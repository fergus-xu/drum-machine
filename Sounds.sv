==> flow/design.v <==
module SevenSegment(
		input logic [ 3:0 ] hexDigit,
		input logic enable,
		output logic [ 6:0 ] segments );
	logic b0, b1, b2, b3;
	logic [ 6:0 ] s;
	assign b0 = hexDigit[ 0 ];
	assign b1 = hexDigit[ 1 ];
	assign b2 = hexDigit[ 2 ];
	assign b3 = hexDigit[ 3 ];
	assign s[ 0 ] = b1 & b2 | ~b1 & ~b2 & b3 | ~b0 & b3 | ~b0 & ~b2 | b0 & b2 & ~b3 | b1 & ~b3 ? enable : 0;
	assign s[ 1 ] = ~b2 & ~b0 | ~b3 & ~b2 | ~b3 & ~b1 & ~b0 | b1 & b0 & ~b3 | ~b1 & b3 & ~b2 | b3 & ~b1 & b0 ? enable : 0;
	assign s[ 2 ] = ~b3 & ~b1 | ~b3 & b0 | ~b3 & b2 & b1 | b3 & ~b2 | ~b1 & b0 ? enable : 0;
	assign s[ 3 ] = b2 & ~b1 & b0 | b3 & ~b1 & ~b0 | b1 & b0 & ~b2 | b2 & b1 & ~b0 | ~b3 & ~b2 & ~b0 ? enable : 0;
	assign s[ 4 ] = b3 & b2 | b1 & ~b0 | b3 & b1 | ~b2 & ~b1 & ~b0 ? enable : 0;
	assign s[ 5 ] = ~b1 & ~b0 | ~b1 & ~b3 & b2 | b1 & b3 | b3 & ~b2 | b2 & b1 & ~b0 ? enable : 0;
	assign s[ 6 ] = ~b3 & b2 & ~b1 | b3 & ~b2 & ~b1 | b1 & ~b3 & ~b2 | b3 & b0 | b1 & ~b0 ? enable : 0;
	assign segments = ~s;
endmodule
module squareWave(input logic clock, enable, reset, beat, output logic [23:0] speaker);  
	parameter [9:0] frequency = 440;
	logic play;
	clock_divider_hz c (clock, reset, frequency, play);  
	always_ff @(posedge clock)
		if (reset) 
			speaker <= 0;
		else if (enable && beat) begin
			case(play)
				1: speaker <= {1'b0, {23{1'b1}}};
				0: speaker <= 0;
			endcase
		end else begin
			speaker <= 0;
		end
endmodule
module soundSelect(input logic clock, reset, KEY3, output logic [3:0] sound, output [6:0] HEX5);
	logic switch, a, b;
	DFlipFlop d1 (clock, reset, ~KEY3, a);
	DFlipFlop d2 (clock, reset, a, b);
	detectpress d3 (clock, b, switch);
	always @(posedge clock)
		if (reset)
			sound <= 0;
		else if (switch) begin  
			if (sound == 4'b0101)  
				sound <= 0;  
			else
				sound <= sound + 1;  
		end else
			sound <= sound;
	SevenSegment Hex5 (sound, 1, HEX5);
endmodule
module DFlipFlop(clock, reset,  D, Q);  
	input logic clock, D, reset;
	output logic Q;
	always @( posedge clock)
		if (reset)
			Q <= 0;
		else
			Q <= D;
endmodule
module detectpress(clock, in, out);	 
	input logic in, clock;
	output logic out;
	logic prev;
	always @(posedge clock) begin
		 prev <= in;
	end
	assign out = in & ~prev;
endmodule
module holdPress(input logic clock, in, reset, output logic out);  
	parameter clock_freq = 50_000_000, seconds = 1, cycles = clock_freq*seconds;  
	logic [31:0] counter;
	logic [9:0] hold_input = 10;
	always_ff @ (posedge clock)
		if (in)
			counter <= counter + 1;  
		else
			counter <= 0;
	logic pulse;
	clock_divider_hz c (clock, reset, hold_input, pulse);  
	logic prev;
	always_ff @(posedge clock) begin
		prev <= in;
		if (counter >= cycles)
			out <= pulse;
		else 
			out <= in & ~prev;
	end
endmodule
Tool chain data of soundSelect:

What the tools print for soundSelect, step after step.
Line numbers count from 1 in the design file above.
Library cell names are shortened.
A cell with n/a has no value.

* design top: soundSelect
* clock: clock
* standard-cell library: sky130hd
* corner: tt_025C_1v80

Word-level counts:

Yosys after proc, flatten, opt, wreduce and memory -nomap, before mapping. Enables and synchronous resets that opt folds into registers are not counted as muxes. Memory bits, and registers merged into a memory's read port (data or address), are not among the register bits. Print and check cells are not counted. Equal cells are merged and count once.

* $add $sub $neg: 1
* eq/ne operators: 1
* muxes and demuxes: 8
* bitwise gates (word level): 74

Operators by type and width (number)
* 1-bit bitwise AND: 38
* 1-bit bitwise OR: 29
* 7-bit inverter: 1
* 1-bit two-way mux: 7
* 1-bit inverter: 6
* 4-bit by 1-bit adder with 4-bit output (second input constant): 1
* 4-bit by 3-bit equality test with 1-bit output (second input constant): 1
* 4-bit two-way mux: 1

* flip-flop bits (word level): 7
* input bits: 3
* output and inout bits: 11
* word-level cells: 88

Longest topological paths:

Longest topological path by Yosys (ltp), each cell counted once; first at word level (registers and memories cut), then after technology mapping (sequential cells cut; the memories' decode and read muxes count).

* depth in word-level cells: 10
* ABC_AREA: 0
* depth in mapped cells: 5
* mapped depth without buffers: 5

Mapped cells and area:

Source: synth_stat.txt of the flow (Yosys; design flattened, memories mapped). It holds for the ABC_AREA given above (unset counts as 0); a run with the other value may have another netlist.
The area totals of this step are shown rounded.

* standard cells after synthesis: 57
* synthesis area: 0.000474 sq mm
* sequential part of the area: 0.00014 sq mm
* flip-flops: 7
* buffers: 4

Cell types
* dfxtp_1: number 7, total area 140.134 sq um
* buf_6: number 2, total area 22.522 sq um
* a21oi_1: number 4, total area 20.019 sq um
* mux2i_1: number 2, total area 20.019 sq um
* nand2_1: number 5, total area 18.768 sq um
* nand2b_1: number 3, total area 18.768 sq um
* nor2b_1: number 3, total area 18.768 sq um
* a21o_1: number 2, total area 15.014 sq um
* nor2_1: number 4, total area 15.014 sq um
* o21ai_0: number 3, total area 15.014 sq um
* nor2b_4: number 1, total area 13.763 sq um
* a31oi_1: number 2, total area 12.512 sq um
* ha_1: number 1, total area 12.512 sq um
* nor3b_2: number 1, total area 12.512 sq um
* mux2_1: number 1, total area 11.261 sq um
* nor3_2: number 1, total area 10.01 sq um
* a211o_1: number 1, total area 8.758 sq um
* nand4b_1: number 1, total area 8.758 sq um

Other cell types: 12; their cells: 13.
By module: a second synthesis without flattening, with its own total; a netlist apart from the flattened one above.

* cells (unflattened synthesis): 59
* area total of the unflattened synthesis: 0.000485 sq mm

Each row is one instance without its submodules.

By module
* SevenSegment: instances 1, cells 33, area 0.000209 sq mm, seq. area 0 sq mm
* soundSelect: instances 1, cells 20, area 0.000175 sq mm, seq. area 0.0000801 sq mm
* DFlipFlop: instances 2, cells 2, area 0.0000338 sq mm, seq. area 0.00002 sq mm
* detectpress: instances 1, cells 2, area 0.0000338 sq mm, seq. area 0.00002 sq mm

Worst setup path after synthesis:

Path of least setup slack by OpenSTA after synthesis, without wires, with an ideal clock, recovery checks aside; 20% of the period is set as input and as output delay. Where synthesis merged equal registers, the netlist keeps one of their names.

* kind: register -> output
* from: register sound[1]
* to: output HEX5[0]
* period: 2520 ps
* output delay: 504 ps
* time at the first pin: 0 ps
* arrival time: 1051 ps
* required time: 2016 ps
* path slack: 965 ps
* delay of the path: 1051 ps
* driving pins on the path: 5
* path buffers: 1
* synthesis period reached: 1555 ps

"delay of the path" = arrival - input delay + setup time.
At an output port there is no setup time.
"driving pins on the path": output pins that drive a net of the path, with the launching flip-flop's if there is one; two outputs of one cell count as two.
"synthesis period reached" is the clock period less the worst setup slack; recovery checks do not enter. This is arithmetic on one report: input and output delays are still those of the set period (20% each).
The rows between start and end are the longest chain of elaborated cells between them; the timing report does not say that the signal goes this way. Where chains are equally long, one stands for them.
Each line given opens the expression or statement behind the cell; cells for indexed reads and writes are added by Yosys, which also makes memories of some case tables.
At most two assigning lines are given for a register; there are more.

* cell sequence: dfxtp_1 -> buf_6 -> nor2b_4 -> nand2_1 -> a31oi_1
* length of the longest elaborated chain: 10
* elaborated cells on any way between the ends: 12
* those cells by class: mux (1); logic (11)

RTL lines, path post-synthesis
* from (decl): RTL line 36 `module soundSelect(input logic clock, reset, KEY3, output logic [3:0] sound, output [6:0] HEX5);`
* from (assign): RTL line 48 `sound <= sound + 1;`
* from (assign): RTL line 50 `sound <= sound;`
* 1-bit inverter: RTL line 11 `assign s[ 0 ] = b1 & b2 | ~b1 & ~b2 & b3 | ~b0 & b3 | ~b0 & ~b2 | b0 & b2 & ~b3 | b1 & ~b3 ? enable : 0;`
* 1-bit bitwise AND x2: RTL line 11
* 1-bit bitwise OR x5: RTL line 11
* 1-bit two-way mux: RTL line 11
* 7-bit inverter: RTL line 18 `assign segments = ~s;`
* to (decl): RTL line 36

Path in the finished layout:

Path of least setup slack in the final report of flow run 1 (OpenROAD, finished layout, wires in). Where an end is a register, its clock arrival counts in the times.
The path's times are printed in steps of 10 ps; the period is the one set.

* kind: register -> output
* from: register sound[1]
* to: output HEX5[0]
* period: 832 ps
* output delay: 170 ps
* time at the first pin: 240 ps
* arrival time: 1330 ps
* required time: 670 ps
* path slack: -660 ps
* driving pins on the path: 6
* path buffers: 2

The rows between start and end are the longest chain of elaborated cells between them; the timing report does not say that the signal goes this way. Where chains are equally long, one stands for them.
At most two assigning lines are given for a register; there are more.

* cell sequence: dfxtp_4 -> nor3b_4 -> buf_4 -> nor2_1 -> a31oi_2 -> buf_2
* length of the longest elaborated chain: 10
* elaborated cells on any way between the ends: 12
* those cells by class: mux (1); logic (11)

RTL lines, path post-layout
* from (decl): RTL line 36 `module soundSelect(input logic clock, reset, KEY3, output logic [3:0] sound, output [6:0] HEX5);`
* from (assign): RTL line 48 `sound <= sound + 1;`
* from (assign): RTL line 50 `sound <= sound;`
* 1-bit inverter: RTL line 11 `assign s[ 0 ] = b1 & b2 | ~b1 & ~b2 & b3 | ~b0 & b3 | ~b0 & ~b2 | b0 & b2 & ~b3 | b1 & ~b3 ? enable : 0;`
* 1-bit bitwise AND x2: RTL line 11
* 1-bit bitwise OR x5: RTL line 11
* 1-bit two-way mux: RTL line 11
* 7-bit inverter: RTL line 18 `assign segments = ~s;`
* to (decl): RTL line 36

==> runs of soundSelect <==
Flow measurements of soundSelect on sky130hd: 2 stored runs with different settings, listed in no order. Input and output delays are each 20% of the period that was set; the output load is 0.01 pF.
By "reached clock period" is meant the clock period of the run minus its worst setup slack. This is arithmetic on one report: input and output delays are still those of the set period (20% each).
"time of the worst setup path" is the time allowed to the run's worst setup path (the clock period less input and output delay, where it has them) less its slack. Clock arrival times count: a late capture clock shortens it, a late launch clock lengthens it.
"overall power" is the tool's figure for a default switching activity; nothing was simulated.
"time of the worst setup path" is given in steps of 10 ps.
Measured values are rounded.

### Flow run 1

Settings: `period_ns=0.832`, `CAP_MARGIN=20`, `CORE_MARGIN=2`, `CORE_UTILIZATION=40`, `SLEW_MARGIN=20`

- Cell area after synthesis: 0.000474 sq mm
- Die size: 0.00148 sq mm
- Standard-cell area after layout: 0.00091 sq mm
- Final utilization: 0.819
- Setup slack of the critical path: -660 ps
- Setup total negative slack: -6350 ps
- Worst hold slack after layout: 362 ps
- Overall power: 771 uW
- Reached clock period: 1492 ps
- Time of the worst setup path: 1330 ps
- Critical path type: register -> output

### Flow run 2

Settings: `period_ns=2.46`, `CORE_UTILIZATION=16`, `PLACE_DENSITY=0.63`, `CELL_PAD_IN_SITES_GLOBAL_PLACEMENT=1`, `CELL_PAD_IN_SITES_DETAIL_PLACEMENT=1`, `GPL_TIMING_DRIVEN=1`, `GPL_ROUTABILITY_DRIVEN=1`, `CAP_MARGIN=40`, `SLEW_MARGIN=5`, `CORE_MARGIN=2`

- Cell area after synthesis: 0.000474 sq mm
- Die size: 0.00342 sq mm
- Standard-cell area after layout: 0.000673 sq mm
- Final utilization: 0.242
- Setup slack of the critical path: 117 ps
- Setup total negative slack: 0 ps
- Worst hold slack after layout: 357 ps
- Overall power: 257 uW
- Reached clock period: 2343 ps
- Time of the worst setup path: 1850 ps
- Critical path type: register -> output
